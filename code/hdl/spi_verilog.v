==> flow/design.v <==
module spi_verilog
#( parameter CLK_FREQ    = 100000000,                    
   parameter WORD_LENGTH =        32,                    
   parameter SPICLK_FREQ =  25000000                     
)
( input wire clk,                                        
  input wire reset,                                      
  output wire cs,                                        
  output reg  mosi_1,                                    
  input  wire miso_1,                                    
  output reg  mosi_2,                                    
  input  wire miso_2,                                    
  output wire sclk,                                      
  input  wire data_in_v,                                 
  output wire ready_out,                                 
  output wire data_out_v,                                
  input  wire [WORD_LENGTH-1:0] data_in_1,               
  input  wire [WORD_LENGTH-1:0] data_in_2,               
  output reg [WORD_LENGTH-1:0] data_out_1,               
  output reg [WORD_LENGTH-1:0] data_out_2                
);
parameter TCSOFF = 10;                                   
parameter zero = 1'b0;                                  
parameter one  = 1'b1;                                  
reg     clk_controller;                                 
reg     clk_trig;                                        
integer clk_inc;                                         
parameter idle    = 2'b00;                              
parameter start   = 2'b01;                              
parameter wait_cs = 2'b10;                              
reg [1:0] main_proc;                                    
integer   clk_counter;                                   
integer   cs_counter = 0;                                
reg       go_proc;                                      
reg       chip_sel;                                      
reg       busy_flag;                                     
reg       data_ready;                                    
reg [WORD_LENGTH-1:0] shift_reg_tx_1;                    
reg [WORD_LENGTH-1:0] shift_reg_tx_2;                    
reg [WORD_LENGTH-1:0] shift_reg_rx_1;                    
reg [WORD_LENGTH-1:0] shift_reg_rx_2;                    
always @(posedge(clk)) begin: clk_generation
    if (reset == 1'b1) begin
        clk_controller <= zero;
        clk_trig       <= 1'b0;
        clk_inc        <= 0;
    end else begin
        case(clk_controller)
            zero: begin
                if (clk_inc < ((CLK_FREQ/(SPICLK_FREQ))/2)) begin
                    clk_inc <= clk_inc + 1;
                    if (clk_inc == ((CLK_FREQ/(SPICLK_FREQ))/2) - 1) begin
                        clk_controller <= one;
                        clk_trig <= 1'b0;
                    end else begin
                        clk_trig <= 1'b1;
                    end
                end    
                end
            one: begin
                if (clk_inc < (CLK_FREQ/(SPICLK_FREQ))) begin
                    clk_inc <= clk_inc + 1;
                    if (clk_inc == (CLK_FREQ/(SPICLK_FREQ)) - 1) begin
                        clk_inc        <= 0;
                        clk_controller <= zero;
                        clk_trig       <= 1'b1;
                    end else begin
                        clk_trig <= 1'b0;
                    end
                end
            end
        endcase
    end
end
always @(posedge(clk)) begin: SPI_communication
    if (reset == 1'b1) begin
        main_proc   <= idle;
        clk_counter <=  0;
        go_proc     <= 1'b0;
        chip_sel    <= 1'b1;
        busy_flag   <= 1'b0;
        data_ready  <= 1'b1;        
    end else begin
        case(main_proc)
        idle: begin
            data_ready   <= 1'b0;                                                                                            
            if (data_in_v == 1'b1 && busy_flag == 1'b0) begin
                shift_reg_tx_1 <= data_in_1;                                                                                 
                shift_reg_tx_2 <= data_in_2;                                                                                 
                go_proc        <= 1'b1;                                                                                      
                busy_flag      <= 1'b1;                                                                                      
            end else if (go_proc == 1'b1 && clk_trig == 1'b1 && clk_inc == (CLK_FREQ/(SPICLK_FREQ*2)) - 1) begin             
                chip_sel                        <= 1'b0;                                                                     
                main_proc                       <= start;
                go_proc                         <= 1'b0;   
                clk_counter                     <= clk_counter + 1;                         
                shift_reg_tx_1[WORD_LENGTH-1:1] <= shift_reg_tx_1[WORD_LENGTH-2:0];                                     	 
                mosi_1                          <= shift_reg_tx_1[WORD_LENGTH-1];                                       	 
                shift_reg_rx_1                  <= {shift_reg_rx_1[WORD_LENGTH-2:0], miso_1};                           	 
                shift_reg_tx_2[WORD_LENGTH-1:1] <= shift_reg_tx_2[WORD_LENGTH-2:0];                                          
                mosi_2                          <= shift_reg_tx_2[WORD_LENGTH-1];                                            
                shift_reg_rx_2                  <= {shift_reg_rx_2[WORD_LENGTH-2:0], miso_2};                                
            end else begin
                main_proc <= idle;
            end
        end
        start: begin
            if (clk_inc == ((CLK_FREQ/(SPICLK_FREQ)) - (CLK_FREQ/(SPICLK_FREQ*2))) - 1) begin                                
                if (clk_counter == WORD_LENGTH) begin                                                                        
                    main_proc                       <= wait_cs;
                    clk_counter                     <=  0;                                                                   
                    shift_reg_tx_1[WORD_LENGTH-1:1] <= shift_reg_tx_1[WORD_LENGTH-2:0];                                      
                    mosi_1                          <= shift_reg_tx_1[WORD_LENGTH-1];                                        
                    shift_reg_rx_1                  <= {shift_reg_rx_1[WORD_LENGTH-2:0], miso_1};                            
                    shift_reg_tx_2[WORD_LENGTH-1:1] <= shift_reg_tx_2[WORD_LENGTH-2:0];                                      
                    mosi_2                          <= shift_reg_tx_2[WORD_LENGTH-1];                                        
                    shift_reg_rx_2                  <= {shift_reg_rx_2[WORD_LENGTH-2:0], miso_2};                            
                end else begin
                    main_proc                       <= start;
                    clk_counter                     <= clk_counter + 1;                                                
                    shift_reg_tx_1[WORD_LENGTH-1:1] <= shift_reg_tx_1[WORD_LENGTH-2:0];                                      
                    mosi_1                          <= shift_reg_tx_1[WORD_LENGTH-1];                                        
                    shift_reg_rx_1                  <= {shift_reg_rx_1[WORD_LENGTH-2:0], miso_1};                            
                    shift_reg_tx_2[WORD_LENGTH-1:1] <= shift_reg_tx_2[WORD_LENGTH-2:0];                                      
                    mosi_2                          <= shift_reg_tx_2[WORD_LENGTH-1];                                        
                    shift_reg_rx_2                  <= {shift_reg_rx_2[WORD_LENGTH-2:0], miso_2};                            
                end;
            end;
        end
        wait_cs: begin
            if (clk_trig == 1'b0 && clk_inc == (CLK_FREQ/(SPICLK_FREQ)) - 1 && chip_sel == 1'b0) begin                       
                chip_sel <= 1'b1;
            end else if (cs_counter < TCSOFF - 4 && chip_sel == 1'b1) begin                                                  
                cs_counter <= cs_counter + 1;                                                                                
            end else if (cs_counter == TCSOFF - 4 && chip_sel == 1'b1) begin                   
                cs_counter <=  0;
                busy_flag  <= 1'b0;
                main_proc  <= idle;
                data_out_1 <= shift_reg_rx_1;                                                                                
                data_out_2 <= shift_reg_rx_2;                                                                                
                data_ready <= 1'b1;                                                                                          
            end;
        end
        endcase
    end
end
assign sclk       = (chip_sel == 1'b0) ? clk_trig : 1'b0;   	 
assign cs         = chip_sel;                                    
assign ready_out  = !busy_flag;                                  
assign data_out_v = data_ready;                                  
endmodule
**From RTL to reports: spi_verilog**

What the tools print for spi_verilog, step after step.
Line numbers count from 1 in the design file above.
A cell with - has no value.

- Top module: spi_verilog
- Clock port: clk
- Library: sky130hd
- Corner: tt_025C_1v80

**Word-level counts**

Source: Yosys, flattened and elaborated, memories not mapped. Widths are those after wreduce. Registers that Yosys merges into a memory's read port (data or address) are not register bits. Print and check cells do not count. Equal cells are merged and count once.

- Add/sub/neg operators: 3
- Magnitude comparators: 3
- Equal/unequal tests: 17
- Mux-type cells: 68
- Bitwise logic cells: 7
- Reduce/logical cells: 26

Operators with widths:

| kind | count |
|---|---|
| two-way mux 32 bit | 15 |
| parallel mux 32 bit (select 2 bit) | 4 |
| two-way mux 31 bit | 6 |
| parallel mux 31 bit (select 2 bit) | 2 |
| adder 32 x 2 -> 32 bit (second input constant) | 3 |
| < comparator 32 x 4 -> 1 bit (second input constant) | 2 |
| == test 32 x 2 -> 1 bit (second input constant) | 1 |
| < comparator 32 x 3 -> 1 bit (second input constant) | 1 |
| == test 32 x 3 -> 1 bit (second input constant) | 1 |
| == test 32 x 4 -> 1 bit (second input constant) | 1 |
| == test 32 x 7 -> 1 bit (second input constant) | 1 |
| two-way mux 1 bit | 27 |
| AND reduction 4 bit | 5 |
| inequality test 2 bit (second input constant) | 9 |
| AND reduction 5 bit | 3 |
| parallel mux 1 bit (select 2 bit) | 7 |
| two-way mux 2 bit | 6 |
| nonzero test 2 bit | 4 |
| logical AND 1 bit | 7 |
| NOT 1 bit | 7 |
| AND reduction 6 bit | 1 |
| parallel mux 2 bit (select 3 bit) | 1 |
| AND reduction 2 bit | 2 |
| inequality test 3 bit (second input constant) | 1 |
| AND reduction 3 bit | 1 |
| nonzero test 3 bit | 1 |
| == test 2 x 1 -> 1 bit (second input constant) | 1 |
| inequality test 2 x 1 -> 1 bit (second input constant) | 1 |

Not listed: further kinds 3, cells in them 3.

- Register bits: 298
- Bits of input ports: 69
- Output and inout bits: 70
- Word-level cells: 144

**Longest topological paths**

Longest topological path by Yosys (ltp), each cell counted once; first at word level (registers and memories cut), then after technology mapping (sequential cells cut; the memories' decode and read muxes count).

- Word-level depth: 6
- ABC_AREA: 1
- Gate-level depth with buffers: 13
- Gate-level depth less buffers: 12

**Netlist**

The flow's flattened synthesis, as Yosys stat reports it; memories are mapped. The netlist is that of the ABC_AREA named above (0 if unset); the other value can give another one.

Cell types:

| type | count | total area (um^2) |
|---|---|---|
| sky130_fd_sc_hd__edfxtp_1 | 226 | 6.79E+03 |
| sky130_fd_sc_hd__dfxtp_1 | 73 | 1.46E+03 |
| sky130_fd_sc_hd__nand2_1 | 305 | 1.14E+03 |
| sky130_fd_sc_hd__nor2_1 | 212 | 795.763 |
| sky130_fd_sc_hd__mux2_2 | 62 | 698.17 |
| sky130_fd_sc_hd__inv_1 | 118 | 442.925 |
| sky130_fd_sc_hd__nand3_1 | 84 | 420.403 |
| sky130_fd_sc_hd__nand4_1 | 52 | 325.312 |
| sky130_fd_sc_hd__a21oi_1 | 60 | 300.288 |
| sky130_fd_sc_hd__xor2_1 | 28 | 245.235 |
| sky130_fd_sc_hd__nand3_2 | 16 | 160.154 |
| sky130_fd_sc_hd__a21oi_2 | 14 | 122.618 |
| sky130_fd_sc_hd__nor3_1 | 23 | 115.11 |
| sky130_fd_sc_hd__buf_2 | 15 | 75.072 |
| sky130_fd_sc_hd__ha_1 | 6 | 75.072 |
| sky130_fd_sc_hd__or2_2 | 11 | 68.816 |
| sky130_fd_sc_hd__a21o_1 | 9 | 67.565 |
| sky130_fd_sc_hd__clkbuf_1 | 18 | 67.565 |

Not listed: further types 25, cells in them 58.

- Mapped cells: 1390
- Cell area after synthesis: 13848.3 um^2
- Sequential part of the area: 8247.9 um^2
- Flip-flops: 299
- Buffer cells: 41

**Worst setup path after synthesis**

Source: OpenSTA report_checks on the synthesized netlist (no wires, ideal clock, input and output delay 20% of the period each), path of least setup slack; recovery checks are left aside. Register names are those of the netlist, which keeps one name where synthesis merged equal registers.

- Path kind: in2reg
- From: in reset
- To: reg mosi_1
- Clock period: 12.5 ns
- External input delay: 2.500 ns
- Library setup time: 0.490 ns
- Time at the first pin: 2.500 ns
- Arrival: 5.681 ns
- Required time: 12.010 ns
- Setup slack: 6.329 ns
- Path delay: 3.671 ns
- Stages on the path: 3
- Buffers on the path: 1
- Synthesis period reached: 6.171 ns

"path delay" is the arrival time less input delay plus setup time.
"stages on the path": output pins that drive a net of the path, with the launching flip-flop's if there is one; two outputs of one cell count as two.
"synthesis period reached" = period - worst setup slack (recovery checks aside). The figure is calculated, with input and output delays left at 20% of the set period.
The rows between start and end are the longest chain of elaborated cells between them; the timing report does not say that the signal goes this way. Where chains are equally long, one stands for them.
Each line given opens the expression or statement behind the cell; cells for indexed reads and writes are added by Yosys, which also makes memories of some case tables.
A register here has more assigning lines than the two given.

- Cell sequence: sky130_fd_sc_hd__clkbuf_1 -> sky130_fd_sc_hd__or2_1 -> sky130_fd_sc_hd__nor2_1
- Length of the longest elaborated chain: 2
- Elaborated cells between the ends (all ways): 2
- Source lines of those cells: 0
- Classes of those cells: 1 x logic; 1 x reduce/logical

Ends and longest elaborated chain, after synthesis:

| item | line | text |
|---|---|---|
| start, declared | 7 | `input wire reset,` |
| NOT 1 bit | - |  |
| AND reduction 5 bit | - |  |
| end, assigned | 98 | `mosi_1 <= shift_reg_tx_1[WORD_LENGTH-1];` |
| end, assigned | 113 | `mosi_1                          <= shift_reg_tx_1[WORD_LENGTH-1];` |
| end, declared | 9 | `output reg  mosi_1,` |

**Path in the finished layout**

Path of least setup slack in the final report of record 1 (OpenROAD, finished layout, wires in). Where an end is a register, its clock arrival counts in the times.

- Path kind: in2reg
- From: in data_in_v
- To: reg clk_counter[11]
- Clock period: 25.2 ns
- External input delay: 5.04 ns
- Library setup time: 0.15 ns
- Time at the first pin: 5.04 ns
- Arrival: 7.26 ns
- Required time: 25.55 ns
- Setup slack: 18.29 ns
- Stages on the path: 10
- Buffers on the path: 2

The rows between start and end are the longest chain of elaborated cells between them; the timing report does not say that the signal goes this way. Where chains are equally long, one stands for them.
A register here has more assigning lines than the two given.

- Cell sequence: sky130_fd_sc_hd__clkdlybuf4s50_1 -> sky130_fd_sc_hd__nand2_1 -> sky130_fd_sc_hd__nor2_1 -> sky130_fd_sc_hd__inv_1 -> sky130_fd_sc_hd__o21ai_0 -> sky130_fd_sc_hd__inv_1 -> sky130_fd_sc_hd__buf_4 -> sky130_fd_sc_hd__nand3_2 -> sky130_fd_sc_hd__nand2_1 -> sky130_fd_sc_hd__a21oi_1
- Length of the longest elaborated chain: 3
- Elaborated cells between the ends (all ways): 5
- Source lines of those cells: 2
- Classes of those cells: 1 x eq/ne; 2 x mux; 2 x reduce/logical

Ends and longest elaborated chain, after layout:

| item | line | text |
|---|---|---|
| start, declared | 14 | `input  wire data_in_v,` |
| logical AND 1 bit | 87 | `if (data_in_v == 1'b1 && busy_flag == 1'b0) begin` |
| two-way mux 32 bit | 87 |  |
| parallel mux 32 bit (select 2 bit) | 84 | `case(main_proc)` |
| end, assigned | 96 | `clk_counter                     <= clk_counter + 1;` |
| end, assigned | 120 | `clk_counter                     <= clk_counter + 1;` |
| end, declared | 32 | `integer   clk_counter;` |

Measured results for spi_verilog: 2 stored runs of the Yosys and OpenROAD flow on sky130hd. The settings differ; the order carries no meaning. The constraints put input and output delay at 20% of the set period each and load the outputs with 0.01 pF.
By "period achieved" is meant the clock period of the run minus its worst setup slack. This is arithmetic on one report: input and output delays are still those of the set period (20% each).
"allowed time less slack (worst setup path)" means the part of the period allowed to the worst setup path (the constraints hold back 20% at inputs and 20% at outputs) less its slack; where the path has registers, the arrival times of their clocks count too.
By "total power of the final layout" is meant OpenSTA's value without simulated activity: inputs other than the clock are taken to toggle once in ten clock periods, and the tool carries that through the logic.

### Record 1

==> flow/run.sh <==
#!/bin/bash
# the make line also repeats the synthesis and layout settings of config.mk as NAME=value (left out here)
make -C /OpenROAD-flow-scripts/flow DESIGN_CONFIG=/design/flow/config.mk WORK_HOME=/design/flow/orfs CLKGATE_MAP_FILE= finish
==> flow/config.mk <==
export PLATFORM = sky130hd
export DESIGN_NAME = spi_verilog
export DESIGN_NICKNAME = spi_verilog
export VERILOG_FILES = /design/flow/design.v
export SDC_FILE = /design/flow/constraint.sdc
export NUM_CORES = 4
export LEC_CHECK = 0
export ABC_AREA = 1
export CAP_MARGIN = 20
export CORE_MARGIN = 2
export CORE_UTILIZATION = 46
export CTS_CLUSTER_DIAMETER = 104
export GPL_ROUTABILITY_DRIVEN = 0
export HOLD_SLACK_MARGIN = 0.23
export MIN_ROUTING_LAYER = met1
export PLACE_DENSITY = 0.47
export SETUP_SLACK_MARGIN = -1.94
export SLEW_MARGIN = 30
export TNS_END_PERCENT = 85
==> flow/constraint.sdc <==
create_clock -name core_clock -period 25.2 [get_ports {clk}]
set_input_delay 5.0400 -clock core_clock [delete_from_list [all_inputs] [get_ports {clk}]]
set_output_delay 5.0400 -clock core_clock [all_outputs]
set_load 0.01 [all_outputs]

Results of record 1:
- Chip area in the Yosys report: 13848.3 um^2
- Die footprint: 31508.0 um^2
- Standard-cell area after layout: 16654.7 um^2
- Utilization: 56.2 %
- Setup slack of the critical path: 18.292 ns
- Sum of negative setup slack: 0.000 ns
- Worst hold slack in the final report: 0.428 ns
- Total power of the final layout: 1154 uW
- Period achieved: 6.908 ns
- Allowed time less slack (worst setup path): 1.87 ns
- Critical path kind: in2reg

### Record 2

==> flow/run.sh <==
#!/bin/bash
# the make line also repeats the synthesis and layout settings of config.mk as NAME=value (left out here)
make -C /OpenROAD-flow-scripts/flow DESIGN_CONFIG=/design/flow/config.mk WORK_HOME=/design/flow/orfs CLKGATE_MAP_FILE= finish
==> flow/config.mk <==
export PLATFORM = sky130hd
export DESIGN_NAME = spi_verilog
export DESIGN_NICKNAME = spi_verilog
export VERILOG_FILES = /design/flow/design.v
export SDC_FILE = /design/flow/constraint.sdc
export NUM_CORES = 4
export LEC_CHECK = 0
export CAP_MARGIN = 20
export CELL_PAD_IN_SITES_DETAIL_PLACEMENT = 2
export CORE_MARGIN = 2
export CORE_UTILIZATION = 47
export GPL_ROUTABILITY_DRIVEN = 0
export PLACE_DENSITY_LB_ADDON = 0.05
export SLEW_MARGIN = 20
export TNS_END_PERCENT = 55
==> flow/constraint.sdc <==
create_clock -name core_clock -period 12.2 [get_ports {clk}]
set_input_delay 2.4400 -clock core_clock [delete_from_list [all_inputs] [get_ports {clk}]]
set_output_delay 2.4400 -clock core_clock [all_outputs]
set_load 0.01 [all_outputs]

Results of record 2:
- Chip area in the Yosys report: 12119.1 um^2
- Die footprint: 27086.6 um^2
- Standard-cell area after layout: 14990.6 um^2
- Utilization: 59.4 %
- Setup slack of the critical path: 7.102 ns
- Sum of negative setup slack: 0.000 ns
- Worst hold slack in the final report: 0.440 ns
- Total power of the final layout: 2391 uW
- Period achieved: 5.098 ns
- Allowed time less slack (worst setup path): 2.66 ns
- Critical path kind: in2reg
